==> flow/design.v <==
`timescale 1ns / 1ps
module paddle(
input logic clk, input logic reset,
input logic en,
input logic [9:0] x,
input logic [9:0] y,
input logic [9:0]pad,
input logic [9:0] ball_x,
input logic [9:0] ball_y,
output logic tophit,
output logic midhit,
output logic bothit,
output logic [11:0] rgb );
parameter XLOC = 50;  
parameter YLOC = 294;
parameter WIDTH = 10;  
parameter HEIGHT = 60;
parameter COLOR = 12'hfff;  
parameter TOP_BOUND = 136;
parameter BOTTOM_BOUND =452;
parameter left =0;
parameter right =0;   
parameter YSPEED =3;
parameter BALL_SIZE=10;
logic [9:0]currentY;
always_comb
begin
if((x>= XLOC) && (x<= XLOC+WIDTH) && (y>currentY) && (y< currentY + HEIGHT))
   rgb = COLOR;
else
   rgb = 0;
end
always_ff@(posedge clk)
begin
    if(reset)begin
        currentY<=pad;
        midhit<=0;
        tophit<=0;
        bothit<=0;
    end
    else begin
        if(right && en && ((ball_x+BALL_SIZE)>=(XLOC)) && ((ball_x+BALL_SIZE)<799))begin
            if((ball_y+BALL_SIZE)>=currentY && (ball_y+BALL_SIZE/2)<=(currentY+(HEIGHT/3)))begin
                tophit<=1;
            end
            if((ball_y+BALL_SIZE/2)>(currentY+(HEIGHT/3)) && (ball_y+BALL_SIZE/2)<(currentY+(2*HEIGHT/3)))begin
                midhit <=1; 
            end
            if((ball_y+BALL_SIZE/2)>=(currentY+(2*HEIGHT/3)) && (ball_y)<= (currentY+HEIGHT))begin
                bothit<=1;
            end
        end
        else if(left && en && (ball_x<=(XLOC+WIDTH)) && (ball_x>XLOC))begin
            if((ball_y+BALL_SIZE)>=currentY && (ball_y+BALL_SIZE/2)<=(currentY+(HEIGHT/3)))begin
                tophit<=1;
            end
            if((ball_y+BALL_SIZE/2)>(currentY+(HEIGHT/3)) && (ball_y+BALL_SIZE/2)<(currentY+(2*HEIGHT/3)))begin
                midhit <=1; 
            end
            if((ball_y+BALL_SIZE/2)>=(currentY+(2*HEIGHT/3)) && (ball_y)<= (currentY+HEIGHT))begin
                bothit<=1;
            end
        end      
        else begin
            bothit<=0;
            tophit<=0;
            midhit<=0;
        end        
        if(en) begin
            if(pad>=(512-HEIGHT)) begin
                currentY<=512-HEIGHT;
            end
            if(pad<= 136) begin
                currentY<= 136;
            end
            if(pad >=136 && pad<=(512-HEIGHT))begin
                currentY<=pad;
            end
        end
  end
end
endmodule
=== Reports on paddle ===
The steps from the RTL of paddle to its reports follow in flow order.
Line numbers count from 1 in the design file above.
Cell names lack the library's common part.
A cell with n/a has no value.

* Top: paddle
* Clock input: clk
* Cell library: sky130hd
* Timing corner: tt_025C_1v80

=== Word-level counts ===
Yosys after proc, flatten, opt, wreduce and memory -nomap, before mapping. Memory bits, and registers merged into a memory's read port (data or address), are not among the register bits. Print and check cells are not counted. Equal cells are merged and count once.

* Register bits after elaboration: 13
* Input bits: 53
* Output and inout bits: 15
* Elaborated cells: 58

* Add/sub/neg operators: 6
* Magnitude comparators: 18
* Mux-type cells: 15
* Reductions and logical operators: 15

{| class="wikitable"
|+ Operator list
! kind !! count
|-
| 10-bit two-way mux || 5
|-
| 10-bit by 32-bit less-than comparator with 1-bit output || 1
|-
| 32-bit by 1-bit logical AND with 1-bit output with constant A || 1
|-
| 32-bit by 11-bit greater-than comparator with 1-bit output || 1
|-
| 32-bit <= comparator || 1
|-
| 32-bit less-than comparator || 1
|-
| 32-bit by 6-bit greater-or-equal comparator with 1-bit output with constant B || 1
|-
| 10-bit by 4-bit adder with 11-bit output with constant B || 2
|-
| 10-bit by 6-bit adder with 11-bit output with constant B || 2
|-
| 10-bit by 6-bit <= comparator with 1-bit output with constant B || 2
|-
| 12-bit two-way mux || 1
|-
| 1-bit logical AND || 11
|-
| 10-bit by 11-bit <= comparator with 1-bit output || 1
|-
| 10-bit by 3-bit adder with 11-bit output with constant B || 1
|-
| 10-bit by 5-bit adder with 11-bit output with constant B || 1
|-
| 11-bit by 10-bit greater-or-equal comparator with 1-bit output || 1
|-
| 11-bit by 10-bit less-than comparator with 1-bit output with constant B || 1
|-
| 11-bit greater-or-equal comparator || 1
|-
| 10-bit greater-than comparator || 1
|-
| 10-bit by 6-bit greater-or-equal comparator with 1-bit output with constant B || 1
|-
| 10-bit by 6-bit greater-than comparator with 1-bit output with constant B || 1
|-
| 10-bit by 8-bit greater-or-equal comparator with 1-bit output with constant B || 1
|-
| 10-bit by 8-bit <= comparator with 1-bit output with constant B || 1
|-
| 10-bit by 9-bit greater-or-equal comparator with 1-bit output with constant B || 1
|-
| 10-bit by 9-bit <= comparator with 1-bit output with constant B || 1
|-
| 1-bit two-way mux || 9
|-
| 4-bit nonzero test || 1
|-
| 2-bit AND reduction || 1
|-
| 2-bit nonzero test || 1
|}

=== Logic depth ===
Depth = most cells in a row (Yosys ltp): at word level without a register or memory, in the mapped netlist without a sequential cell, where the memories' decode and read muxes count.

* Depth in word-level cells: 6
* ABC_AREA: 0
* Depth in mapped cells: 13
* Depth with buffers taken out: 12

=== After synthesis ===
Yosys stat after the flow's synthesis: flattened, memories mapped to cells. It holds for the ABC_AREA given above (unset counts as 0); a run with the other value may have another netlist.
Totals and module areas in this step are rounded.

{| class="wikitable"
|+ Cell types
! cell type !! count !! total area (µm²)
|-
| edfxtp_1 || 10 || 300.288
|-
| ha_1 || 19 || 237.728
|-
| buf_4 || 14 || 105.101
|-
| xnor2_1 || 6 || 52.55
|-
| inv_1 || 12 || 45.043
|-
| o21ai_0 || 7 || 35.034
|-
| and2_1 || 5 || 31.28
|-
| a21o_1 || 4 || 30.029
|-
| a21oi_1 || 6 || 30.029
|-
| nor3_1 || 4 || 20.019
|-
| a41oi_2 || 1 || 16.266
|-
| nand2_1 || 4 || 15.014
|-
| nand3_1 || 3 || 15.014
|-
| nor2_1 || 4 || 15.014
|-
| o211ai_1 || 2 || 15.014
|-
| o21a_1 || 2 || 15.014
|-
| o31ai_1 || 2 || 15.014
|-
| nand2b_1 || 2 || 12.512
|}

Other cell types: 13; their cells: 14.

* Mapped cells: 121
* Chip area (Yosys): 0.00111 mm²
* Sequential part of the area: 0.0003 mm²
* Mapped flip-flops: 10
* Buffers: 14

=== Timing after synthesis ===
Path of least setup slack by OpenSTA after synthesis, without wires, with an ideal clock, recovery checks aside; 20% of the period is set as input and as output delay. Where synthesis merged equal registers, the netlist keeps one of their names.

* Path type: register to output
* From: reg currentY[4]
* To: out rgb[10]
* Clock period: 3810 ps
* External output delay: 762 ps
* Time at the first pin: 0 ps
* Arrival time: 2372 ps
* Data required time: 3048 ps
* Setup slack: 676 ps
* Path delay: 2372 ps
* Driving pins on the path: 10
* Path buffers: 1
* Synthesis period reached: 3134 ps

"path delay" = arrival - input delay + setup time.
A path that ends at an output port has no setup time.
"driving pins on the path" counts driving pins, that of a launching flip-flop among them; a cell with two outputs on the path counts twice.
"synthesis period reached" = period - worst setup slack (recovery checks aside). The figure is calculated, with input and output delays left at 20% of the set period.
The rows between start and end are the longest chain of elaborated cells between them; the timing report does not say that the signal goes this way. Where chains are equally long, one stands for them.
Each line given opens the expression or statement behind the cell; cells for indexed reads and writes are added by Yosys, which also makes memories of some case tables.
At most two assigning lines are given for a register; there are more.

* Cell sequence: edfxtp_1 > nor3_1 > a21o_1 > nor3_1 > xnor2_1 > ha_1 > a211o_1 > o31ai_1 > and3_1 > buf_4
* Cells in the longest elaborated chain: 4
* Elaborated cells on any way between the ends: 6
* Those cells by class: 1 x add/sub; 2 x compare; 1 x mux; 2 x reduce/logical

{| class="wikitable"
|+ Ends and longest elaborated chain, post-synthesis
! item !! RTL line !! text
|-
| start: declaration || 25 || <nowiki>logic [9:0]currentY;</nowiki>
|-
| start: assignment || 36 || <nowiki>currentY<=pad;</nowiki>
|-
| start: assignment || 71 || <nowiki>currentY<=512-HEIGHT;</nowiki>
|-
| 10-bit by 6-bit adder with 11-bit output || 28 || <nowiki>if((x>= XLOC) && (x<= XLOC+WIDTH) && (y>currentY) && (y< currentY + HEIGHT))</nowiki>
|-
| 10-bit by 32-bit less-than comparator with 1-bit output || 28 ||
|-
| 1-bit logical AND || 28 ||
|-
| 12-bit two-way mux || 28 ||
|-
| end: declaration || 13 || <nowiki>output logic [11:0] rgb );</nowiki>
|}

Nets of the timed path that keep an RTL name, with a line that drives or declares them; the list need not be complete.

{| class="wikitable"
|+ Nets with RTL names, path post-synthesis
! signal !! RTL line
|-
| rgb[0] || 28
|}

=== Timing after layout ===
From the final timing report of run 1: the path of least setup slack in the routed layout; clock arrival at registers is part of the times.
The path's times are printed in steps of 10 ps; the period is the one set.

* Path type: register to output
* From: reg currentY[3]
* To: out rgb[6]
* Clock period: 1740 ps
* External output delay: 350 ps
* Time at the first pin: 260 ps
* Arrival time: 2580 ps
* Data required time: 1390 ps
* Setup slack: -1180 ps
* Driving pins on the path: 15
* Path buffers: 2

The rows between start and end are the longest chain of elaborated cells between them; the timing report does not say that the signal goes this way. Where chains are equally long, one stands for them.
At most two assigning lines are given for a register; there are more.

* Cell sequence: edfxtp_1 > inv_2 > ha_4 > nor3b_4 > nor2_2 > nand2_2 > xnor2_2 > ha_4 > o21a_1 > nor2_2 > a41oi_2 > o31ai_4 > and3_4 > buf_6 > buf_6
* Cells in the longest elaborated chain: 4
* Elaborated cells on any way between the ends: 6
* Those cells by class: 1 x add/sub; 2 x compare; 1 x mux; 2 x reduce/logical

{| class="wikitable"
|+ Ends and longest elaborated chain, after layout
! item !! RTL line !! text
|-
| start: declaration || 25 || <nowiki>logic [9:0]currentY;</nowiki>
|-
| start: assignment || 36 || <nowiki>currentY<=pad;</nowiki>
|-
| start: assignment || 71 || <nowiki>currentY<=512-HEIGHT;</nowiki>
|-
| 10-bit by 6-bit adder with 11-bit output || 28 || <nowiki>if((x>= XLOC) && (x<= XLOC+WIDTH) && (y>currentY) && (y< currentY + HEIGHT))</nowiki>
|-
| 10-bit by 32-bit less-than comparator with 1-bit output || 28 ||
|-
| 1-bit logical AND || 28 ||
|-
| 12-bit two-way mux || 28 ||
|-
| end: declaration || 13 || <nowiki>output logic [11:0] rgb );</nowiki>
|}

Hand-over note for paddle

Measured data: module paddle, platform sky130hd, 2 stored runs of the flow under differing settings, order arbitrary. Input and output delays are each 20% of the period that was set; the output load is 0.01 pF.
"worst setup path time": the worst setup path's part of the clock period (all of it between registers, 20% less for each end at a port) less its slack. A launch clock that arrives late makes it longer, a capture clock that arrives late makes it shorter.
"total power after layout" is the tool's figure for a default switching activity; nothing was simulated.
"worst setup path time" is given in steps of 10 ps.
The results are shown rounded.

=== Run 1 ===
{| class="wikitable"
! Setting !! Value
|-
| period_ns || 1.74
|-
| CAP_MARGIN || 20
|-
| CORE_MARGIN || 2
|-
| CORE_UTILIZATION || 40
|-
| SLEW_MARGIN || 20
|-
! Result !! Value
|-
| Std-cell area (final layout) || 0.0019 mm²
|-
| Worst setup slack after layout || -1180 ps
|-
| Final setup TNS || -14000 ps
|-
| Yosys chip area after synthesis || 0.00111 mm²
|-
| Area of the die || 0.00321 mm²
|-
| Worst setup path time || 2580 ps
|-
| Worst path kind || register to output
|-
| Worst hold slack in the final report || 778 ps
|-
| Total power after layout || 1020 uW
|}

=== Run 2 ===
{| class="wikitable"
! Setting !! Value
|-
| period_ns || 4.35
|-
| CORE_UTILIZATION || 60
|-
| PLACE_DENSITY_LB_ADDON || 0.03
|-
| TNS_END_PERCENT || 30
|-
| GPL_TIMING_DRIVEN || 0
|-
| SLEW_MARGIN || 5
|-
| MIN_ROUTING_LAYER || met1
|-
| CAP_MARGIN || 20
|-
| CORE_MARGIN || 2
|}
Not finished: placement ended with error FLW-0024.

End of note.
