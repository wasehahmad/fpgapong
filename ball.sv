==> flow/design.v <==
`timescale 1ns / 1ps
module ball(
input logic clk,
input logic reset,
input logic en,
input logic [9:0]x,
input logic [9:0] y,
input logic visible,
input logic srv_l,
input logic srv_r,
input logic tophit_l,
input logic midhit_l,
input logic bothit_l,
input logic tophit_r,
input logic midhit_r,
input logic bothit_r,
output logic [11:0]rgb,
output logic miss_l,
output logic miss_r,
output logic [9:0] ball_x,
output logic [2:0] yS,
output logic [9:0] ball_y
 );
parameter YLOC = 324;
parameter XLOC = 394;
parameter WIDTH = 10;
parameter HEIGHT =10;
parameter COLOR = 12'hfff;
parameter V_X = 2;  
parameter TOP_BOUND = 136;
parameter BOTTOM_BOUND = 512-HEIGHT;
 logic [9:0]currentX; 
 logic [9:0]currentY;
 logic [2:0]xSpeed;  
 logic [2:0]ySpeed;  
 logic [2:0]counter;
 logic served;
 logic ySwitched;
 logic xSwitched;
 logic passedNet;
 assign ball_x = currentX;
 assign ball_y = currentY;    
 assign yS=ySpeed;    
 always_comb begin
     if((x>= currentX) && (x<= currentX+WIDTH) && (y>=currentY) && (y<= currentY + HEIGHT) && visible)begin
         rgb = COLOR;
     end  
     else begin
         rgb = 0;
     end
 end
 always_ff@(posedge clk)
 begin
    if(reset)begin 
        currentX<=XLOC;
        currentY<=YLOC;
        miss_l<=0;
        miss_r<=0;
        xSwitched<=0;
        ySwitched<=0;
        served<=0;   
        xSpeed<=0;  
        ySpeed<=0;       
    end
    else begin
        if(en) begin
            if(counter>=5)begin 
                 counter <=0;
            end    
            else begin
                 counter <= counter +1;  
            end
        end
        if(en && !served && srv_l && !srv_r)begin  
            served<= 1;         
            ySpeed<=counter;    
            xSpeed<=V_X;
            miss_l=0;       
            miss_r=0;
            xSwitched=0;
        end
        else if(en  && !served && srv_r && !srv_l)begin  
            served<= 1;
            ySpeed<=counter;
            xSpeed<=V_X;
            xSwitched=1;
            miss_l=0;
            miss_r=0;
        end
            if(currentX<=0 )begin  
                miss_l=1;
                currentX=XLOC;
                currentY=YLOC;
                served=0;
            end
            if(currentX>=799) begin
                miss_r=1;
                currentX=XLOC;
                currentY=YLOC;
                served=0;
            end
        if(en && served && (currentY>TOP_BOUND && currentY<=BOTTOM_BOUND && currentX<799 && currentX>0))begin
            if(xSwitched)begin 
                currentX <= currentX-V_X;
            end    
            else begin
                currentX<= currentX+V_X;
            end
            if(ySwitched)begin
                currentY <= currentY-ySpeed;
            end
            else begin    
                currentY <= currentY+ySpeed;
            end
        end
        else if(en && served && (currentY <= TOP_BOUND || currentY >= BOTTOM_BOUND))begin
            if(ySwitched)begin
                ySwitched<=0;
                currentY<=currentY+ySpeed;  
            end    
            else begin
                ySwitched<=1;
                currentY<=currentY-ySpeed;    
            end    
        end
        if(currentX>=396 && currentX<=404) begin
            passedNet<=1;
        end
        if(passedNet)begin   
        if(tophit_r)begin
            xSwitched=1;
            if(ySpeed>0)begin
                ySpeed<=ySpeed-1;
            end
            passedNet=0;
        end
        if(midhit_r)begin
            xSwitched=1;
            passedNet=0;
        end
        if(bothit_r)begin
            xSwitched=1;
            if(ySpeed<5)begin
                ySpeed<=ySpeed+1;
            end
            passedNet=0;
        end
        if(tophit_l)begin
            xSwitched=0;
            if(ySpeed>0)begin
                ySpeed<=ySpeed-1;
            end
            passedNet=0;
        end
        if(midhit_l)begin
            xSwitched=0;
            passedNet=0;
        end
        if(bothit_l)begin
            xSwitched=0;
            if(ySpeed<5)begin
                ySpeed<=ySpeed+1;
            end
            passedNet=0;
        end        
     end
     end
 end
endmodule
From RTL to reports: ball --
Tool output for the design above, in the order of the flow. Lines are those of the file above, counted from 1. Operators carry their Yosys type and port widths (W data, S select, Z words). Library cell names are shortened. A cell with - has no value.
Inputs: top ball, clock clk, cell library sky130hd, timing corner tt_025C_1v80

Elaborated design --
Source: Yosys, flattened and elaborated, memories not mapped. Widths are those after wreduce. Registers that Yosys merges into a memory's read port (data or address) are not register bits. Print and check cells do not count. Equal cells are merged and count once.
Word-level totals: cells after elaboration 105, output and inout bits 37, bits of input ports 32, register bits 32
Cells by class: reductions and logical operators 24, bitwise operators 3, muxes and demuxes 44, order comparisons 15, $add $sub $neg 9
Operator list (count):
- $mux W10 | 13
- $mux W3 | 11
- $le A10 B11 Y1 | 2
- $add A10 B4 Y11 const B | 2
- $ge A10 B10 Y1 | 2
- $mux W1 | 19
- $logic_and A1 B1 Y1 | 15
- $mux W12 | 1
- $gt A10 B1 Y1 const B | 1
- $le A10 B1 Y1 const B | 1
- $ge A10 B10 Y1 const B | 1
- $lt A10 B10 Y1 const B | 1
- $add A10 B2 Y10 const B | 1
- $sub A10 B2 Y10 const B | 1
- $add A10 B3 Y10 | 1
- $sub A10 B3 Y10 | 1
- $gt A10 B8 Y1 const B | 1
- $le A10 B8 Y1 const B | 1
- $ge A10 B9 Y1 const B | 1
- $le A10 B9 Y1 const B | 1
- $add A3 B1 Y3 const B | 2
- $reduce_bool A3 Y1 | 2
- $reduce_or A6 Y1 | 1
- $reduce_and A2 Y1 | 2
- $not A1 Y1 | 3
- $logic_not A1 Y1 | 3
- $sub A3 B1 Y3 const B | 1
- $gt A3 B1 Y1 const B | 1
Other operator kinds: 3; their cells: 3.

Depth --
Longest topological path by Yosys (ltp), each cell counted once; first at word level (registers and memories cut), then after technology mapping (sequential cells cut; the memories' decode and read muxes count).
Logic depth: word-level depth 15, ABC_AREA 0, mapped depth 18, gate-level depth less buffers 14

Synthesis result --
The flow's flattened synthesis, as Yosys stat reports it; memories are mapped. The netlist is that of the ABC_AREA named above (0 if unset); the other value can give another one.
Synthesis totals: sequential part of the area 0.0006807 mm^2, cell count 464, synthesis area 0.0036322 mm^2, flip-flops 32, buffer cells 27
Cell types:
- ha_1 | count 58, area in all 725.696 um^2
- dfxtp_1 | count 28, area in all 560.538 um^2
- nand2_1 | count 40, area in all 150.144 um^2
- xnor2_1 | count 17, area in all 148.893 um^2
- a21oi_1 | count 29, area in all 145.139 um^2
- o21ai_0 | count 29, area in all 145.139 um^2
- nor2_1 | count 37, area in all 138.883 um^2
- inv_1 | count 33, area in all 123.869 um^2
- edfxtp_1 | count 4, area in all 120.115 um^2
- xor2_1 | count 10, area in all 87.584 um^2
- nor3_1 | count 17, area in all 85.082 um^2
- a21o_1 | count 11, area in all 82.579 um^2
- buf_4 | count 11, area in all 82.579 um^2
- a211oi_1 | count 8, area in all 60.058 um^2
- fa_1 | count 3, area in all 60.058 um^2
- nor2b_1 | count 9, area in all 56.304 um^2
- o21a_1 | count 6, area in all 45.043 um^2
- a221oi_1 | count 5, area in all 43.792 um^2
Not listed: further types 46, cells in them 109.

Path before layout --
Path of least setup slack by OpenSTA after synthesis, without wires, with an ideal clock, recovery checks aside; 20% of the period is set as input and as output delay. Where synthesis merged equal registers, the netlist keeps one of their names.
Path post-synthesis: path type input to output, start point input port y[1], end point output port rgb[10], data arrival time 3960 ps, path buffers 1, data required time 5512 ps, stages 10, external output delay 1378 ps, path slack 1552 ps, launch time at the first pin 1378 ps, period 6890 ps, delay of the path 2582 ps, input delay 1378 ps, synthesis period reached 5338 ps
"delay of the path" = arrival - input delay + setup time. At an output port there is no setup time. "stages" counts driving pins, that of a launching flip-flop among them; a cell with two outputs on the path counts twice. "synthesis period reached" is the clock period less the worst setup slack; recovery checks do not enter. This is arithmetic on one report: input and output delays are still those of the set period (20% each). The rows between start and end are the longest chain of elaborated cells between them; the timing report does not say that the signal goes this way. Where chains are equally long, one stands for them. Each line given opens the expression or statement behind the cell; cells for indexed reads and writes are added by Yosys, which also makes memories of some case tables.
Between the ends, post-synthesis: cells stage by stage ha_1 o21bai_1 a21o_1 a21o_1 a21oi_1 nor2b_1 o2111ai_1 a221oi_1 nor4_1 buf_4, length of the longest elaborated chain 5, elaborated cells between the ends (all ways) 6, RTL lines with such cells 1, those cells by class compare: 2; mux: 1; reduce/logical: 3
Ends and longest elaborated chain, post-synthesis:
- from (decl) | line 7 | input logic [9:0] y,
- $ge A10 B10 Y1 | line 45 | if((x>= currentX) && (x<= currentX+WIDTH) && (y>=currentY) && (y<= currentY + HEIGHT) && visible)begin
- $logic_and A1 B1 Y1 (3 in a row) | line 45
- $mux W12 | line 45
- to (decl) | line 17 | output logic [11:0]rgb,
Nets of the timed path that keep an RTL name, with a line that drives or declares them; the list need not be complete.
Nets with RTL names, path post-synthesis (line):
- rgb[0] | 45

Path in the finished layout --
Path of least setup slack in the final report of job 2 (OpenROAD, finished layout, wires in). Where an end is a register, its clock arrival counts in the times. The path's times are printed in steps of 10 ps; the period is the one set.
Path after layout: path type input to output, start point input port x[0], end point output port rgb[3], stages 13, data required time 6860 ps, input delay 1720 ps, path buffers 3, path slack 2170 ps, data arrival time 4690 ps, period 8580 ps, launch time at the first pin 1720 ps, external output delay 1720 ps
The rows between start and end are the longest chain of elaborated cells between them; the timing report does not say that the signal goes this way. Where chains are equally long, one stands for them.
Between the ends, after layout: cells stage by stage clkdlybuf4s50_1 inv_1 ha_1 nand2b_1 a21o_1 a21o_1 a21o_1 a21oi_1 o21ai_0 a2111oi_0 nor4_1 buf_4 clkdlybuf4s50_1, length of the longest elaborated chain 6, elaborated cells between the ends (all ways) 7, RTL lines with such cells 1, those cells by class compare: 2; mux: 1; reduce/logical: 4
Ends and longest elaborated chain, after layout:
- from (decl) | line 6 | input logic [9:0]x,
- $ge A10 B10 Y1 | line 45 | if((x>= currentX) && (x<= currentX+WIDTH) && (y>=currentY) && (y<= currentY + HEIGHT) && visible)begin
- $logic_and A1 B1 Y1 (4 in a row) | line 45
- $mux W12 | line 45
- to (decl) | line 17 | output logic [11:0]rgb,

Hand-over note for ball

Stored flow runs of ball (2 of them; Yosys, OpenROAD, sky130hd). They differ in their settings and are not a sequence. Constraints: input delay and output delay 20% of the set period each, output load 0.01 pF.
"achieved period" = clock period - worst setup slack. The figure is calculated, with input and output delays left at 20% of the set period.
"time on the worst setup path": the worst setup path's part of the clock period (all of it between registers, 20% less for each end at a port) less its slack. A launch clock that arrives late makes it longer, a capture clock that arrives late makes it shorter.
"total power after layout" rests on the timing tool's default activity at the inputs, not on a simulated workload.
"time on the worst setup path" is known to 10 ps.

[job 1] flow files
==> flow/run.sh <==
#!/bin/bash
# the make line also repeats the synthesis and layout settings of config.mk as NAME=value (left out here)
make -C /OpenROAD-flow-scripts/flow DESIGN_CONFIG=/design/flow/config.mk WORK_HOME=/design/flow/orfs CLKGATE_MAP_FILE= finish
==> flow/config.mk <==
export PLATFORM = sky130hd
export DESIGN_NAME = ball
export DESIGN_NICKNAME = ball
export VERILOG_FILES = /design/flow/design.v
export SDC_FILE = /design/flow/constraint.sdc
export NUM_CORES = 4
export LEC_CHECK = 0
export ABC_AREA = 0
export CAP_MARGIN = 20
export CELL_PAD_IN_SITES_GLOBAL_PLACEMENT = 1
export CORE_MARGIN = 2
export CORE_UTILIZATION = 61
export GPL_TIMING_DRIVEN = 0
export PLACE_DENSITY_LB_ADDON = 0.17
export SETUP_SLACK_MARGIN = 1.39
export SLEW_MARGIN = 20
==> flow/constraint.sdc <==
create_clock -name core_clock -period 5.85 [get_ports {clk}]
set_input_delay 1.1700 -clock core_clock [delete_from_list [all_inputs] [get_ports {clk}]]
set_output_delay 1.1700 -clock core_clock [all_outputs]
set_load 0.01 [all_outputs]

[job 1] result: stopped before the end: placement reported FLW-0024

[job 2] flow files
==> flow/run.sh <==
#!/bin/bash
# the make line also repeats the synthesis and layout settings of config.mk as NAME=value (left out here)
make -C /OpenROAD-flow-scripts/flow DESIGN_CONFIG=/design/flow/config.mk WORK_HOME=/design/flow/orfs CLKGATE_MAP_FILE= finish
==> flow/config.mk <==
export PLATFORM = sky130hd
export DESIGN_NAME = ball
export DESIGN_NICKNAME = ball
export VERILOG_FILES = /design/flow/design.v
export SDC_FILE = /design/flow/constraint.sdc
export NUM_CORES = 4
export LEC_CHECK = 0
export CAP_MARGIN = 30
export CORE_MARGIN = 6
export CORE_UTILIZATION = 54
export PLACE_DENSITY_LB_ADDON = 0.02
export SLEW_MARGIN = 20
==> flow/constraint.sdc <==
create_clock -name core_clock -period 8.58 [get_ports {clk}]
set_input_delay 1.7160 -clock core_clock [delete_from_list [all_inputs] [get_ports {clk}]]
set_output_delay 1.7160 -clock core_clock [all_outputs]
set_load 0.01 [all_outputs]

[job 2] result: die footprint 0.0088388 mm^2; total power after layout 402.4 µW; smallest setup slack 2172 ps; lowest hold slack 479 ps; standard-cell area after routing 0.0043742 mm^2; achieved period 6408 ps; Yosys chip area after synthesis 0.0036322 mm^2; time on the worst setup path 2980 ps; critical path kind input to output; utilization of the finished layout 0.681; setup TNS 0 ps

End of note.
